==> flow/design.v <==
module sv_im #(
  parameter BLOCK_SIZE = 512,
  parameter CORE_ROUND = 4) 
(
  input  logic  clk,
  input  logic  areset,
  input  logic  [7:0]  iaddr_i,
  output logic  [15:0] instr_o,
  input  logic         valid_i,
  input  logic         update_i,
  input  logic  [7:0]  upaddr_i,
  input  logic  [15:0] updata_i);
  logic [15:0] instr [128];
  logic [7:0] addr_reg;
  always @ (posedge clk)
    addr_reg <= iaddr_i;  
  assign instr_o = instr[addr_reg]; 
  always_comb begin
    instr[0]  = 16'b0111_100_000_0001_00;  
    instr[1]  = 16'b1010_100_000_0001_00;  
    instr[2]  = 16'b1010_110_000_0110_00;  
    instr[3]  = 16'b1010_111_000_0111_00;  
    instr[4]  = 16'b0011_000_000_0011_10;  
    instr[5]  = 16'b1100_000_000_0000_00;  
    instr[6]  = 16'b000001000111_01_01;    
    instr[7]  = 16'b1110_000_000_0000_00;  
    instr[8]  = 16'b000000001010_01_01;    
    instr[9]  = 16'b000000110101_11_01;    
    instr[10] = 16'b1100_000_110_0001_00;  
    instr[11] = 16'b000000101110_01_01;    
    instr[12] = 16'b1100_000_100_0001_00;  
    instr[13] = 16'b000000101100_01_01;    
    instr[14] = 16'b1100_000_100_1110_00;  
    instr[15] = 16'b000000011101_01_01;    
    instr[16] = 16'b1000_001_101_1111_00;  
    instr[17] = 16'b1000_010_100_1110_00;  
    instr[18] = 16'b0101_010_010_0000_00;  
    instr[19] = 16'b0001_001_010_1001_00;  
    instr[20] = 16'b0001_010_001_1001_00;  
    instr[21] = 16'b0110_011_100_1110_00;  
    instr[22] = 16'b1000_011_011_1010_00;  
    instr[23] = 16'b1000_010_011_1110_00;  
    instr[24] = 16'b0001_010_010_1001_00;  
    instr[25] = 16'b1000_101_111_1010_00;  
    instr[26] = 16'b1010_100_000_1011_00;  
    instr[27] = 16'b0000_000_000_0000_00;  
    instr[28] = 16'b000000000101_11_01;    
    instr[29] = 16'b1000_001_101_0000_00;  
    instr[30] = 16'b1100_000_111_0001_10;  
    instr[31] = 16'b000000110010_01_01;    
    instr[32] = 16'b0001_001_110_1110_00;  
    instr[33] = 16'b0110_010_001_1001_00;  
    instr[34] = 16'b0110_001_010_1001_00;  
    instr[35] = 16'b0110_001_001_0101_00;  
    instr[36] = 16'b0110_010_111_1111_00;  
    instr[37] = 16'b0101_010_010_0000_00;  
    instr[38] = 16'b0001_001_010_1001_00;  
    instr[39] = 16'b0001_010_001_1001_00;  
    instr[40] = 16'b0110_011_110_1110_00;  
    instr[41] = 16'b1000_011_011_1010_00;  
    instr[42] = 16'b1000_010_011_1110_00;  
    instr[43] = 16'b0001_010_010_1001_00;  
    instr[44] = 16'b1000_101_111_1010_00;  
    instr[45] = 16'b1010_100_000_1011_00;  
    instr[46] = 16'b0110_100_110_0000_10;  
    instr[47] = 16'b0110_101_111_0000_10;  
    instr[48] = 16'b0000_000_000_0000_00;  
    instr[49] = 16'b000000000101_11_01;    
    instr[50] = 16'b1010_100_000_0001_00;  
    instr[51] = 16'b0000_000_000_0000_00;  
    instr[52] = 16'b000000000101_11_01;    
    instr[53] = 16'b1100_000_110_0001_00;  
    instr[54] = 16'b000001000101_01_01;    
    instr[55] = 16'b0001_001_110_1110_00;  
    instr[56] = 16'b0110_010_001_1001_00;  
    instr[57] = 16'b0110_001_010_1001_00;  
    instr[58] = 16'b0110_001_001_0101_00;  
    instr[59] = 16'b0110_010_111_1111_00;  
    instr[60] = 16'b0101_010_010_0000_00;  
    instr[61] = 16'b0001_001_010_1001_00;  
    instr[62] = 16'b0001_010_001_1001_00;  
    instr[63] = 16'b0110_011_110_1110_00;  
    instr[64] = 16'b1000_011_011_1010_00;  
    instr[65] = 16'b1000_010_011_1110_00;  
    instr[66] = 16'b0001_010_010_1001_00;  
    instr[67] = 16'b1000_111_111_1010_00;  
    instr[68] = 16'b1010_110_000_1011_00;  
    instr[69] = 16'b0100_000_000_0000_00;  
    instr[70] = 16'b000000000101_11_01;    
    instr[71] = 16'b0011_100_000_1100_10;  
    instr[72] = 16'b1100_000_100_0000_00;  
    instr[73] = 16'b000000000000_01_01;    
    instr[74] = 16'b0001_101_100_0100_10;  
    instr[75] = 16'b0011_001_000_0010_10;  
    instr[76] = 16'b1100_000_001_0000_00;  
    instr[77] = 16'b000001010001_01_01;    
    instr[78] = 16'b0001_001_001_0011_10;  
    instr[79] = 16'b0110_101_101_1001_10;  
    instr[80] = 16'b1100_000_101_0000_00;  
    instr[81] = 16'b000000000000_01_01;    
    instr[82] = 16'b0000000000000011;      
    instr[83] = 16'b0001_100_100_0000_00;  
    instr[84] = 16'b000001001110_11_01;    
  end
endmodule
### Reports on sv_im

Tool output for the design above, in the order of the flow.
Line numbers count from 1 in the design file above.
A cell with -- has no value.

| design | value |
|---|---|
| top | sv_im |
| clock | clk |
| cell library | sky130hd |
| library corner | tt_025C_1v80 |

### After elaboration

Yosys after proc, flatten, opt, wreduce and memory -nomap, before mapping. Enables and synchronous resets that opt folds into registers are not counted as muxes. Print and check cells are not counted. Equal cells are merged and count once.

| storage and ports | value |
|---|---|
| output and inout bits | 16 |
| flip-flop bits (word level) | 7 |
| elaborated cells | 149 |
| input bits | 36 |

| operators by class | value |
|---|---|
| reductions and logical operators | 20 |
| mux-type cells | 1 |
| eq/ne operators | 127 |

Operator list:

| operator | count |
|---|---|
| 16-bit case mux with 100-bit select | 1 |
| 7-bit == test (second input constant) | 64 |
| 7-bit by 6-bit == test with 1-bit output (second input constant) | 32 |
| 7-bit by 5-bit == test with 1-bit output (second input constant) | 16 |
| 7-bit by 4-bit == test with 1-bit output (second input constant) | 8 |
| 7-bit by 3-bit == test with 1-bit output (second input constant) | 4 |
| 2-bit OR reduction | 11 |
| 3-bit OR reduction | 7 |
| 7-bit by 2-bit == test with 1-bit output (second input constant) | 2 |
| 7-bit by 1-bit == test with 1-bit output (second input constant) | 1 |
| 7-bit logical NOT | 1 |
| 4-bit OR reduction | 1 |

### Longest topological paths

Longest topological path by Yosys (ltp), each cell counted once; first at word level (registers and memories cut), then after technology mapping (sequential cells cut; the memories' decode and read muxes count).

| depth | value |
|---|---|
| depth in word-level cells | 3 |
| ABC_AREA | 0 |
| gate-level depth with buffers | 10 |
| mapped depth without buffers | 7 |

### After synthesis

Yosys stat after the flow's synthesis: flattened, memories mapped to cells. It holds for the ABC_AREA given above (unset counts as 0); a run with the other value may have another netlist.

Cells by type:

| cell | count | total area (um^2) |
|---|---|---|
| sky130_fd_sc_hd__dfxtp_1 | 7 | 140.134 |
| sky130_fd_sc_hd__nor2_1 | 35 | 131.376 |
| sky130_fd_sc_hd__nor3_1 | 24 | 120.115 |
| sky130_fd_sc_hd__nand2b_1 | 16 | 100.096 |
| sky130_fd_sc_hd__nand2_1 | 22 | 82.579 |
| sky130_fd_sc_hd__a21oi_1 | 16 | 80.077 |
| sky130_fd_sc_hd__nand3_1 | 16 | 80.077 |
| sky130_fd_sc_hd__nor4_1 | 11 | 68.816 |
| sky130_fd_sc_hd__buf_4 | 9 | 67.565 |
| sky130_fd_sc_hd__buf_2 | 13 | 65.062 |
| sky130_fd_sc_hd__o32ai_1 | 7 | 61.309 |
| sky130_fd_sc_hd__o21ai_0 | 12 | 60.058 |
| sky130_fd_sc_hd__o22ai_1 | 8 | 50.048 |
| sky130_fd_sc_hd__nand4_1 | 7 | 43.792 |
| sky130_fd_sc_hd__nor2b_1 | 6 | 37.536 |
| sky130_fd_sc_hd__or3_1 | 6 | 37.536 |
| sky130_fd_sc_hd__or3b_1 | 4 | 35.034 |
| sky130_fd_sc_hd__xnor2_1 | 4 | 35.034 |

Other cell types: 48; their cells: 80.

| mapped netlist | value |
|---|---|
| sequential area | 140.1 um^2 |
| buffers | 30 |
| mapped area | 1,943.1 um^2 |
| mapped flip-flops | 7 |
| standard cells after synthesis | 303 |

### Timing after synthesis

OpenSTA on the mapped netlist: ideal clock, no wires. The path of least setup slack (recovery checks aside). Input and output delay are each 20% of the period. Register names are those of the netlist, which keeps one name where synthesis merged equal registers.

| timing post-synthesis | value |
|---|---|
| kind | reg2out |
| from | register addr_reg[0] |
| to | output port instr_o[14] |
| delay of the path | 2,032 ps |
| time at the first pin | 0 ps |
| output delay | 558 ps |
| period | 2,790 ps |
| driving pins on the path | 9 |
| data required time | 2,232 ps |
| slack | 200 ps |
| path buffers | 1 |
| arrival time | 2,032 ps |
| synthesis period reached | 2,590 ps |

"delay of the path" = arrival - input delay + setup time.
At an output port there is no setup time.
"driving pins on the path" counts driving pins, that of a launching flip-flop among them; a cell with two outputs on the path counts twice.
"synthesis period reached" is the clock period less the worst setup slack; recovery checks do not enter. This is arithmetic on one report: input and output delays are still those of the set period (20% each).
Between the ends stands the longest chain of elaborated cells between them, by number of cells; it is not shown to be the way that was timed. Of several equally long chains one is given.
Each line given opens the expression or statement behind the cell; cells for indexed reads and writes are added by Yosys, which also makes memories of some case tables.

| on the way, post-synthesis | value |
|---|---|
| cell sequence | sky130_fd_sc_hd__dfxtp_1 sky130_fd_sc_hd__buf_6 sky130_fd_sc_hd__or3_1 sky130_fd_sc_hd__a32o_1 sky130_fd_sc_hd__and2_4 sky130_fd_sc_hd__a311o_1 sky130_fd_sc_hd__nor3_2 sky130_fd_sc_hd__nand4_2 sky130_fd_sc_hd__or3b_1 |
| cells in the longest elaborated chain | 3 |
| elaborated cells on any way between the ends | 148 |
| RTL lines with such cells | 1 |
| classes of those cells | 127 x eq/ne; 1 x mux; 20 x reduce/logical |

Ends and longest elaborated chain, post-synthesis:

| what | line | RTL |
|---|---|---|
| start, assigned | 16 | `addr_reg <= iaddr_i;` |
| 7-bit == test | 17 | `assign instr_o = instr[addr_reg];` |
| 2-bit OR reduction | -- |  |
| 16-bit case mux with 100-bit select | 17 |  |
| end, declared | 8 | `output logic  [15:0] instr_o,` |

### Worst path after layout

Path of least setup slack in the final report of entry B (OpenROAD, finished layout, wires in). Where an end is a register, its clock arrival counts in the times.
The path's times are printed in steps of 10 ps; the period is the one set.

| timing after layout | value |
|---|---|
| kind | reg2out |
| from | register addr_reg[1] |
| to | output port instr_o[14] |
| driving pins on the path | 11 |
| time at the first pin | 230 ps |
| slack | -130 ps |
| arrival time | 2,690 ps |
| output delay | 640 ps |
| period | 3,200 ps |
| data required time | 2,560 ps |
| path buffers | 3 |

Between the ends stands the longest chain of elaborated cells between them, by number of cells; it is not shown to be the way that was timed. Of several equally long chains one is given.

| on the way, after layout | value |
|---|---|
| cell sequence | sky130_fd_sc_hd__dfxtp_4 sky130_fd_sc_hd__buf_6 sky130_fd_sc_hd__or3b_1 sky130_fd_sc_hd__o32a_1 sky130_fd_sc_hd__o2111ai_2 sky130_fd_sc_hd__a21o_1 sky130_fd_sc_hd__nor3_2 sky130_fd_sc_hd__nand4_2 sky130_fd_sc_hd__buf_6 sky130_fd_sc_hd__or3b_1 sky130_fd_sc_hd__buf_2 |
| cells in the longest elaborated chain | 3 |
| elaborated cells on any way between the ends | 148 |
| RTL lines with such cells | 1 |
| classes of those cells | 127 x eq/ne; 1 x mux; 20 x reduce/logical |

Ends and longest elaborated chain, after layout:

| what | line | RTL |
|---|---|---|
| start, assigned | 16 | `addr_reg <= iaddr_i;` |
| 7-bit == test | 17 | `assign instr_o = instr[addr_reg];` |
| 2-bit OR reduction | -- |  |
| 16-bit case mux with 100-bit select | 17 |  |
| end, declared | 8 | `output logic  [15:0] instr_o,` |

Lab notebook: sv_im

Top module sv_im; platform sky130hd; tools Yosys and OpenROAD; 2 stored runs in no particular order. Input and output delays are each 20% of the period that was set; the output load is 0.01 pF.
"achieved period" = clock period - worst setup slack. The figure is calculated, with input and output delays left at 20% of the set period.
By "total power after layout" is meant OpenSTA's value without simulated activity: inputs other than the clock are taken to toggle once in ten clock periods, and the tool carries that through the logic.
Among the settings, n/a means not set for that run.
Results: n/a = not shown.

| item | entry A | entry B |
|---|---|---|
| period_ns | 4.8 | 3.2 |
| CORE_UTILIZATION | 39 | 41 |
| PLACE_DENSITY_LB_ADDON | 0.15 | n/a |
| CELL_PAD_IN_SITES_DETAIL_PLACEMENT | 0 | n/a |
| GPL_TIMING_DRIVEN | 0 | n/a |
| CTS_CLUSTER_SIZE | 70 | n/a |
| MIN_ROUTING_LAYER | met2 | n/a |
| MAX_ROUTING_LAYER | met4 | n/a |
| CAP_MARGIN | 20 | 20 |
| CORE_MARGIN | 2 | 2 |
| SLEW_MARGIN | 20 | 20 |
| area of the synthesized netlist (um^2) | n/a | 1,943.1 |
| die area (um^2) | n/a | 5,305.7 |
| utilization after routing (%) | n/a | 75.2 |
| worst setup slack after layout (ps) | n/a | -134 |
| setup TNS (ps) | n/a | -415 |
| worst hold slack in the final report (ps) | n/a | 846 |
| total power after layout (mW) | n/a | 0.6991 |
| achieved period (ps) | n/a | 3,334 |

Entry A: incomplete, routing halted on GRT-0116
