==> flow/design.v <==
module sv_if #(
  parameter BLOCK_SIZE = 512,
  parameter CORE_ROUND = 4) 
(
  input  logic  clk,
  input  logic  areset,
  input  logic  v_i,
  input  logic [15:0] instr_i,    
  output logic  [7:0] iaddr_o,
  output logic        ivalid_o,
  output logic [14:0] ex_i_o,
  output logic        ex_v_o,
  input  logic        ex_c_i,
  input  logic        ex_r_i,
  input  logic  [7:0] st_a_i,
  output logic        ready);
  logic [7:0] pc, save_pc;
  typedef enum {
    IDLE,
    INSTRUCTION_REQUEST,
    INSTRUCTION_FETCH,
    INSTRUCTION_DECODE,    
    INSTRUCTION_EXECUTE,
    WAIT_EXECUTE_RESULT,
    TEMP} fsm_state;
  fsm_state state; 
  assign iaddr_o = pc;
  assign ex_i_o = instr_i[15:1];
  always @(posedge clk or negedge areset)
    if (~areset) begin
      pc <= '0;
      save_pc <= '0;
      state <= IDLE;
      ivalid_o <= '0; 
      ex_v_o <= '0; 
    end
    else case (state)
      IDLE: begin
        pc <= st_a_i;
        ivalid_o <= '0; 
        if (v_i) begin
          ivalid_o <= '1;
          state <= INSTRUCTION_REQUEST;
        end
      end
      INSTRUCTION_REQUEST: begin 
        ivalid_o <= '0;
        state <= INSTRUCTION_FETCH;
      end
      INSTRUCTION_FETCH: begin    
        state <= INSTRUCTION_DECODE;
      end
      INSTRUCTION_DECODE: begin
        if (instr_i[0]) begin
          if (instr_i[1]) state <= IDLE;
          else begin
              if (instr_i[2]) begin
                if (instr_i[3]) begin
                  pc <= instr_i[15:4]; 
                  ivalid_o <= '1;
                  state <= INSTRUCTION_REQUEST;
                end
                else begin
                  if (ex_c_i) begin
                    pc <= instr_i[15:4]; 
                    ivalid_o <= '1;
                    state <= INSTRUCTION_REQUEST;
                  end
                  else begin 
                    pc <= pc + 1;
                    ivalid_o <= '1;
                    state <= INSTRUCTION_REQUEST;
                  end
                end
              end
              else begin
                pc <= pc + 1;
                ivalid_o <= '1;
                state <= INSTRUCTION_REQUEST;
              end 
            end
        end
        else begin
          ex_v_o <= '1;
          state <= INSTRUCTION_EXECUTE; 
        end 
      end
      INSTRUCTION_EXECUTE: begin
        ex_v_o <= '0;      
        state <= WAIT_EXECUTE_RESULT;
      end
      WAIT_EXECUTE_RESULT: begin
        if (ex_r_i) begin
          pc <= pc + 1;
          ivalid_o <= '1;
          state <= INSTRUCTION_REQUEST;
        end
      end
    endcase
  assign ready = state == IDLE;
endmodule
From RTL to reports: sv_if. Tool output for the design above, in the order of the flow. Line numbers count from 1 in the design file above. Cell names lack the library's common part. A cell with - has no value.

Design top: sv_if. Clock: clk. Standard-cell library: sky130hd. Library corner: tt_025C_1v80.

Elaborated design. Source: Yosys, flattened and elaborated, memories not mapped. Widths are those after wreduce. Registers that Yosys merges into a memory's read port (data or address) are not register bits. Print and check cells do not count. Equal cells are merged and count once.

The figure for register bits is 42. The figure for input bits is 29. Under output and inout bits stands 26.

Add/subtract/negate cells: 1. For equality and inequality tests the number is 10. Under mux-type cells stands 19. The figure for reductions and logical operators is 9.

Operators with widths (count): case mux 32 bit (select 6 bit) (1); == test 32 x 2 -> 1 bit with constant B (2); == test 32 x 3 -> 1 bit with constant B (2); 2-to-1 mux 32 bit (2); 2-to-1 mux 8 bit (6); == test 32 x 1 -> 1 bit with constant B (1); zero test 32 bit (1); case mux 8 bit (select 3 bit) (1); != test 2 bit with constant B (5); AND reduction 4 bit (2); adder 8 x 1 -> 8 bit with constant B (1); nonzero test 6 bit (1); 2-to-1 mux 1 bit (6); nonzero test 4 bit (1); case mux 1 bit (select 4 bit) (1); AND reduction 3 bit (1); nonzero test 3 bit (1); 2-to-1 mux 3 bit (1); AND reduction 2 bit (1); nonzero test 2 bit (1); case mux 1 bit (select 2 bit) (1).

Logic depth. Longest topological path by Yosys (ltp), each cell counted once; first at word level (registers and memories cut), then after technology mapping (sequential cells cut; the memories' decode and read muxes count).

Depth after elaboration: 7. The figure for ABC_AREA is 0. Under gate-level depth with buffers stands 6. The figure for depth with buffers taken out is 5.

After synthesis. The flow's flattened synthesis, as Yosys stat reports it; memories are mapped. The netlist is that of the ABC_AREA named above (0 if unset); the other value can give another one. Totals and module areas in this step are rounded.

Cells by type: dfrtp_1 (count 15, total area 375.36 sq um); buf_4 (count 15, total area 112.608 sq um); nand2_1 (count 12, total area 45.043 sq um); o21ai_0 (count 9, total area 45.043 sq um); a22oi_1 (count 5, total area 37.536 sq um); nand3_1 (count 7, total area 35.034 sq um); buf_6 (count 3, total area 33.782 sq um); nor2b_1 (count 5, total area 31.28 sq um); a21oi_1 (count 6, total area 30.029 sq um); a221oi_4 (count 1, total area 26.275 sq um); a22o_1 (count 3, total area 26.275 sq um); dfstp_2 (count 1, total area 26.275 sq um); o41ai_1 (count 3, total area 26.275 sq um); nor2_1 (count 6, total area 22.522 sq um); a221o_1 (count 2, total area 20.019 sq um); a32o_1 (count 2, total area 20.019 sq um); o21ai_1 (count 4, total area 20.019 sq um); inv_1 (count 5, total area 18.768 sq um).

Not listed: further types 17, cells in them 21.

The figure for mapped cells is 125. Cell area after synthesis: 1100 sq um. Under area of sequential cells stands 400 sq um. Flip-flops: 16. The figure for buffer cells is 20.

Worst setup path after synthesis. OpenSTA on the mapped netlist: ideal clock, no wires. The path of least setup slack (recovery checks aside). Input and output delay are each 20% of the period. Register names are those of the netlist, which keeps one name where synthesis merged equal registers.

Path kind: register to register. Start: register state. End: register pc[6]. For clock period the number is 2.07 ns. For library setup time the number is 0.122 ns. The entry for launch time at the first pin reads 0.000 ns. For arrival time the number is 1.410 ns. Under required time stands 1.948 ns. The figure for setup slack is 0.538 ns. Under path delay stands 1.532 ns. The entry for stages reads 6. For path buffers the number is 1. Period reached after synthesis: 1.532 ns.

"path delay" = arrival - input delay + setup time. "stages": output pins that drive a net of the path, with the launching flip-flop's if there is one; two outputs of one cell count as two. "period reached after synthesis" = period - worst setup slack (recovery checks aside). The figure is calculated, with input and output delays left at 20% of the set period. Where an end lacks its bit number, it is one bit of the signal, or one of the new flip-flops if synthesis recoded a state register. At most two assigning lines are given for a register; there are more.

Cell sequence: dfstp_2 > inv_1 > a221oi_4 > buf_6 > o21ai_2 > a32o_1.

RTL lines, path after synthesis: from (decl) (RTL line 26) `fsm_state state;`; from (assign) (RTL line 33) `state <= IDLE;`; from (assign) (RTL line 43) `state <= INSTRUCTION_REQUEST;`; to (assign) (RTL line 39) `pc <= st_a_i;`; to (assign) (RTL line 59) `pc <= instr_i[15:4];`; to (decl) (RTL line 17) `logic [7:0] pc, save_pc;`.

No chain of elaborated cells between the ends is given.

Path in the finished layout. From the final timing report of run A: the path of least setup slack in the routed layout; clock arrival at registers is part of the times.

Path kind: input to register. Start: input ex_c_i. End: register pc[7]. For clock period the number is 2.39 ns. Under input delay stands 0.48 ns. For library setup time the number is 0.06 ns. The entry for launch time at the first pin reads 0.48 ns. For arrival time the number is 1.95 ns. Under required time stands 2.59 ns. The figure for setup slack is 0.64 ns. The entry for stages reads 5. For path buffers the number is 1.

Between the ends stands the longest chain of elaborated cells between them, by number of cells; it is not shown to be the way that was timed. Of several equally long chains one is given. Each line given opens the expression or statement behind the cell; cells for indexed reads and writes are added by Yosys, which also makes memories of some case tables. At most two assigning lines are given for a register; there are more.

Cell sequence: clkdlybuf4s50_1 > o21ai_2 > a21oi_4 > o41ai_1 > a22o_1. The entry for length of the longest elaborated chain reads 6.

RTL lines, path post-layout: from (decl) (RTL line 13) `input  logic        ex_c_i,`; 2-to-1 mux 8 bit (RTL line 64) `if (ex_c_i) begin`; 2-to-1 mux 8 bit (RTL line 58) `if (instr_i[3]) begin`; 2-to-1 mux 8 bit (RTL line 57) `if (instr_i[2]) begin`; 2-to-1 mux 8 bit (RTL line 55) `if (instr_i[1]) state <= IDLE;`; 2-to-1 mux 8 bit (RTL line 54) `if (instr_i[0]) begin`; case mux 8 bit (select 3 bit) (RTL line 37) `else case (state)`; to (assign) (RTL line 39) `pc <= st_a_i;`; to (assign) (RTL line 59) `pc <= instr_i[15:4];`; to (decl) (RTL line 17) `logic [7:0] pc, save_pc;`.

Hand-over note for sv_if

Record of 2 stored runs of the RTL-to-layout flow on sv_if, platform sky130hd. The runs are unordered. Constraints: input delay and output delay 20% of the set period each, output load 0.01 pF. "clock period reached" means the clock period less the worst setup slack. The figure is calculated, with input and output delays left at 20% of the set period. "critical path time" is the time allowed to the run's worst setup path (the clock period less input and output delay, where it has them) less its slack. Clock arrival times count: a late capture clock shortens it, a late launch clock lengthens it. By "power consumption" is meant OpenSTA's value without simulated activity: inputs other than the clock are taken to toggle once in ten clock periods, and the tool carries that through the logic. Values from the reports are rounded here.

Run A has these settings: period_ns 2.39; CORE_UTILIZATION 37; SETUP_SLACK_MARGIN 0.68; PLACE_DENSITY 0.41; HOLD_SLACK_MARGIN 0.09; CORE_ASPECT_RATIO 1.49; CTS_CLUSTER_DIAMETER 318; CAP_MARGIN 10; SLEW_MARGIN 25; MIN_ROUTING_LAYER met2; CORE_MARGIN 2. The measured worst setup slack after layout is 0.64 ns. The post-layout utilization reads 58%. The measured sum of negative setup slack is 0.000 ns. The measured Yosys chip area after synthesis is 1100 sq um. The critical path time is 1.27 ns. Critical path kind: input to register. For the die size the run shows 3500 sq um. The clock period reached reads 1.748 ns. The power consumption comes to 1.5 mW.

Run B has these settings: period_ns 1.54; CORE_UTILIZATION 47; PLACE_DENSITY 0.84; CORE_MARGIN 9; CELL_PAD_IN_SITES_GLOBAL_PLACEMENT 0; ABC_AREA 1; CTS_CLUSTER_DIAMETER 143; CAP_MARGIN 20; SLEW_MARGIN 20. The measured worst setup slack after layout is 0.050 ns. The post-layout utilization reads 74%. The measured sum of negative setup slack is 0.000 ns. The measured Yosys chip area after synthesis is 1200 sq um. The critical path time is 1.18 ns. Critical path kind: register to output. For the die size the run shows 4600 sq um. The clock period reached reads 1.490 ns. The power consumption comes to 2.2 mW.

End of note.
